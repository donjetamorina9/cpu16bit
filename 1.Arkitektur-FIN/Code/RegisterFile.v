==> flow/design.v <==
`timescale 1ns / 1ps
module RegisterFile(
input[2:0] RS,
input[2:0] RT,
input[2:0] RD,
input[15:0] WriteData,
input RegWrite,
input clock,
output[15:0] ReadRS,
output[15:0] ReadRT
);
reg[15:0] Registers[15:0];
integer i;
initial 
begin
for ( i =0; i <16; i=i+1)
Registers[i] <= 16'd0;
end
always @ (posedge clock)
begin
Registers[RD] <= WriteData;
end
assign ReadRS = Registers[RS];
assign ReadRT = Registers[RT];
endmodule
* Reports on RegisterFile
What the tools print for RegisterFile, step after step.
Line numbers count from 1 in the design file above.
Library cell names are shortened.
Not given: --
- Top module :: RegisterFile
- Clock port :: clock
- Standard-cell library :: sky130hd
- Library corner :: tt_025C_1v80

* After elaboration
Source: Yosys, flattened and elaborated, memories not mapped. Widths are those after wreduce; folded enables and synchronous resets count as part of the registers. Registers that Yosys merges into a memory's read port (data or address) are not register bits. Print and check cells do not count. Equal cells are merged and count once.
Yosys's memory passes give these memory sizes; they may raise the number of words (mostly to a power of two), join words into wider ones and drop unused or constant bits.
- Register bits after elaboration :: 0
- Memory bits (writable) :: 256
- Memory cells :: 1
- Input port bits :: 27
- Output and inout bits :: 32
- Cells after elaboration :: 1
** Memories
- Registers :: depth 16, bits a word 16, rd ports 2, wr ports 1, line 12 : reg[15:0] Registers[15:0];

* Depth
Longest topological path by Yosys (ltp), each cell counted once; first at word level (registers and memories cut), then after technology mapping (sequential cells cut; the memories' decode and read muxes count).
- Depth in word-level cells :: 0
- ABC_AREA :: 0
- Gate-level depth with buffers :: 4
- Gate-level depth less buffers :: 2

* Netlist
Source: synth_stat.txt of the flow (Yosys; design flattened, memories mapped). It holds for the ABC_AREA given above (unset counts as 0); a run with the other value may have another netlist.
- Cells in the netlist :: 251
- Cell area after synthesis :: 6044.5 µm²
- Mapped flip-flops :: 128
- Buffers :: 18
** Cells by type (count)
- edfxtp_1 :: 128
- mux4_1 :: 56
- mux2_2 :: 32
- mux4_2 :: 8
- buf_6 :: 8
- buf_1 :: 7
- nor3b_1 :: 3
- and3b_1 :: 2
- clkbuf_2 :: 2
- and3_1 :: 1
- nor3_1 :: 1
- clkbuf_1 :: 1
- nand2_1 :: 1
- nor2_1 :: 1

* Worst setup path after synthesis
OpenSTA on the mapped netlist: ideal clock, no wires. The path of least setup slack (recovery checks aside). Input and output delay are each 20% of the period. Register names are those of the netlist, which keeps one name where synthesis merged equal registers.
- Path type :: input port to output port
- Start :: input RS[0]
- End :: output ReadRS[1]
- Period :: 3440 ps
- Launch time at the first pin :: 688 ps
- Arrival time :: 1760 ps
- Data required time :: 2752 ps
- Setup slack :: 992 ps
- Path delay :: 1072 ps
- Driving pins on the path :: 4
- Synthesis period reached :: 2448 ps
"path delay" is the arrival time less input delay plus setup time.
At an output port there is no setup time.
"driving pins on the path": output pins that drive a net of the path, with the launching flip-flop's if there is one; two outputs of one cell count as two.
"synthesis period reached" = period - worst setup slack (recovery checks aside). The figure is calculated, with input and output delays left at 20% of the set period.
The rows between start and end are the longest chain of elaborated cells between them; the timing report does not say that the signal goes this way. Where chains are equally long, one stands for them.
Each line given opens the expression or statement behind the cell; cells for indexed reads and writes are added by Yosys, which also makes memories of some case tables.
The chain passes a memory read, where the word-level depth is cut; so it can be longer than that depth.
- Path through :: buf_6 buf_6 mux4_1 mux2_2
- Cells in the longest elaborated chain :: 1
- Elaborated cells between the ends (all ways) :: 1
- Source lines of those cells :: 1
- Those cells by class :: 1 x memory
** Ends and longest elaborated chain, after synthesis
- start: declaration :: line 3 : input[2:0] RS,
- memory 16 x 16 bit :: line 12 : reg[15:0] Registers[15:0];
- end: declaration :: line 9 : output[15:0] ReadRS,

* Worst path after layout
From the final timing report of flow run 1: the path of least setup slack in the routed layout; clock arrival at registers is part of the times.
The report prints the path's times to 10 ps; the period is as set.
- Path type :: flip-flop to output port
- Start :: memory Registers[7][7]
- End :: output ReadRT[7]
- Period :: 1500 ps
- Launch time at the first pin :: 420 ps
- Arrival time :: 1770 ps
- Data required time :: 1200 ps
- Setup slack :: -570 ps
- Driving pins on the path :: 4
The rows between start and end are the longest chain of elaborated cells between them; the timing report does not say that the signal goes this way. Where chains are equally long, one stands for them.
The chain passes a memory read, where the word-level depth is cut; so it can be longer than that depth.
- Path through :: edfxtp_1 mux4_2 mux2_4 buf_6
- Cells in the longest elaborated chain :: 1
- Elaborated cells between the ends (all ways) :: 1
- Source lines of those cells :: 1
- Those cells by class :: 1 x memory
** Ends and longest elaborated chain, after layout
- start: declaration :: line 12 : reg[15:0] Registers[15:0];
- memory 16 x 16 bit :: line 12
- end: declaration :: line 10 : output[15:0] ReadRT

Record of 2 stored runs of the RTL-to-layout flow on RegisterFile, platform sky130hd. The runs are unordered. Constraints: input delay and output delay 20% of the set period each, output load 0.01 pF.
By "period reached" is meant the clock period of the run minus its worst setup slack. This is arithmetic on one report: input and output delays are still those of the set period (20% each).
"worst setup path time" = time allowed to the worst setup path (clock period - input delay - output delay, where it has them) - its slack; a late launch clock adds to it, a late capture clock takes from it.
"total power of the final layout": no workload was simulated; the value follows from the tool's default switching activity.
"worst setup path time" is given in steps of 10 ps.

* Flow run 1
** Files
==> flow/run.sh <==
#!/bin/bash
# the make line also repeats the synthesis and layout settings of config.mk as NAME=value (left out here)
make -C /OpenROAD-flow-scripts/flow DESIGN_CONFIG=/design/flow/config.mk WORK_HOME=/design/flow/orfs CLKGATE_MAP_FILE= finish
==> flow/config.mk <==
export PLATFORM = sky130hd
export DESIGN_NAME = RegisterFile
export DESIGN_NICKNAME = RegisterFile
export VERILOG_FILES = /design/flow/design.v
export SDC_FILE = /design/flow/constraint.sdc
export NUM_CORES = 4
export LEC_CHECK = 0
export ABC_AREA = 0
export CAP_MARGIN = 40
export CELL_PAD_IN_SITES_DETAIL_PLACEMENT = 2
export CORE_MARGIN = 2
export CORE_UTILIZATION = 32
export CTS_CLUSTER_DIAMETER = 314
export GPL_ROUTABILITY_DRIVEN = 1
export MIN_ROUTING_LAYER = met2
export PLACE_DENSITY_LB_ADDON = 0.26
export SETUP_SLACK_MARGIN = 0.08
export SLEW_MARGIN = 20
==> flow/constraint.sdc <==
create_clock -name core_clock -period 1.5 [get_ports {clock}]
set_input_delay 0.3000 -clock core_clock [delete_from_list [all_inputs] [get_ports {clock}]]
set_output_delay 0.3000 -clock core_clock [all_outputs]
set_load 0.01 [all_outputs]
** Results
- Synthesis area :: 6044.5 µm²
- Area inside the die boundary :: 20005.3 µm²
- Area of the standard cells in the finished layout :: 7711.1 µm²
- Utilization after routing :: 41.4 %
- Setup slack of the worst path :: -573 ps
- Final setup TNS :: -16632 ps
- Worst hold slack :: 615 ps
- Total power of the final layout :: 9.521 mW
- Period reached :: 2073 ps
- Worst setup path time :: 1770 ps
- Worst setup path type :: flip-flop to output port

* Flow run 2
** Files
==> flow/run.sh <==
#!/bin/bash
# the make line also repeats the synthesis and layout settings of config.mk as NAME=value (left out here)
make -C /OpenROAD-flow-scripts/flow DESIGN_CONFIG=/design/flow/config.mk WORK_HOME=/design/flow/orfs CLKGATE_MAP_FILE= finish
==> flow/config.mk <==
export PLATFORM = sky130hd
export DESIGN_NAME = RegisterFile
export DESIGN_NICKNAME = RegisterFile
export VERILOG_FILES = /design/flow/design.v
export SDC_FILE = /design/flow/constraint.sdc
export NUM_CORES = 4
export LEC_CHECK = 0
export ABC_AREA = 1
export CAP_MARGIN = 20
export CELL_PAD_IN_SITES_DETAIL_PLACEMENT = 1
export CELL_PAD_IN_SITES_GLOBAL_PLACEMENT = 3
export CORE_MARGIN = 2
export CORE_UTILIZATION = 18
export CTS_CLUSTER_SIZE = 81
export GPL_ROUTABILITY_DRIVEN = 1
export GPL_TIMING_DRIVEN = 0
export MAX_ROUTING_LAYER = met5
export MIN_ROUTING_LAYER = met1
export PLACE_DENSITY = 0.72
export SLEW_MARGIN = 40
==> flow/constraint.sdc <==
create_clock -name core_clock -period 3.37 [get_ports {clock}]
set_input_delay 0.6740 -clock core_clock [delete_from_list [all_inputs] [get_ports {clock}]]
set_output_delay 0.6740 -clock core_clock [all_outputs]
set_load 0.01 [all_outputs]
** Results
- Synthesis area :: 6944.2 µm²
- Area inside the die boundary :: 40166.2 µm²
- Area of the standard cells in the finished layout :: 8907.3 µm²
- Utilization after routing :: 23.5 %
- Setup slack of the worst path :: 87 ps
- Final setup TNS :: 0 ps
- Worst hold slack :: 1012 ps
- Total power of the final layout :: 4.337 mW
- Period reached :: 3283 ps
- Worst setup path time :: 1940 ps
- Worst setup path type :: input port to output port
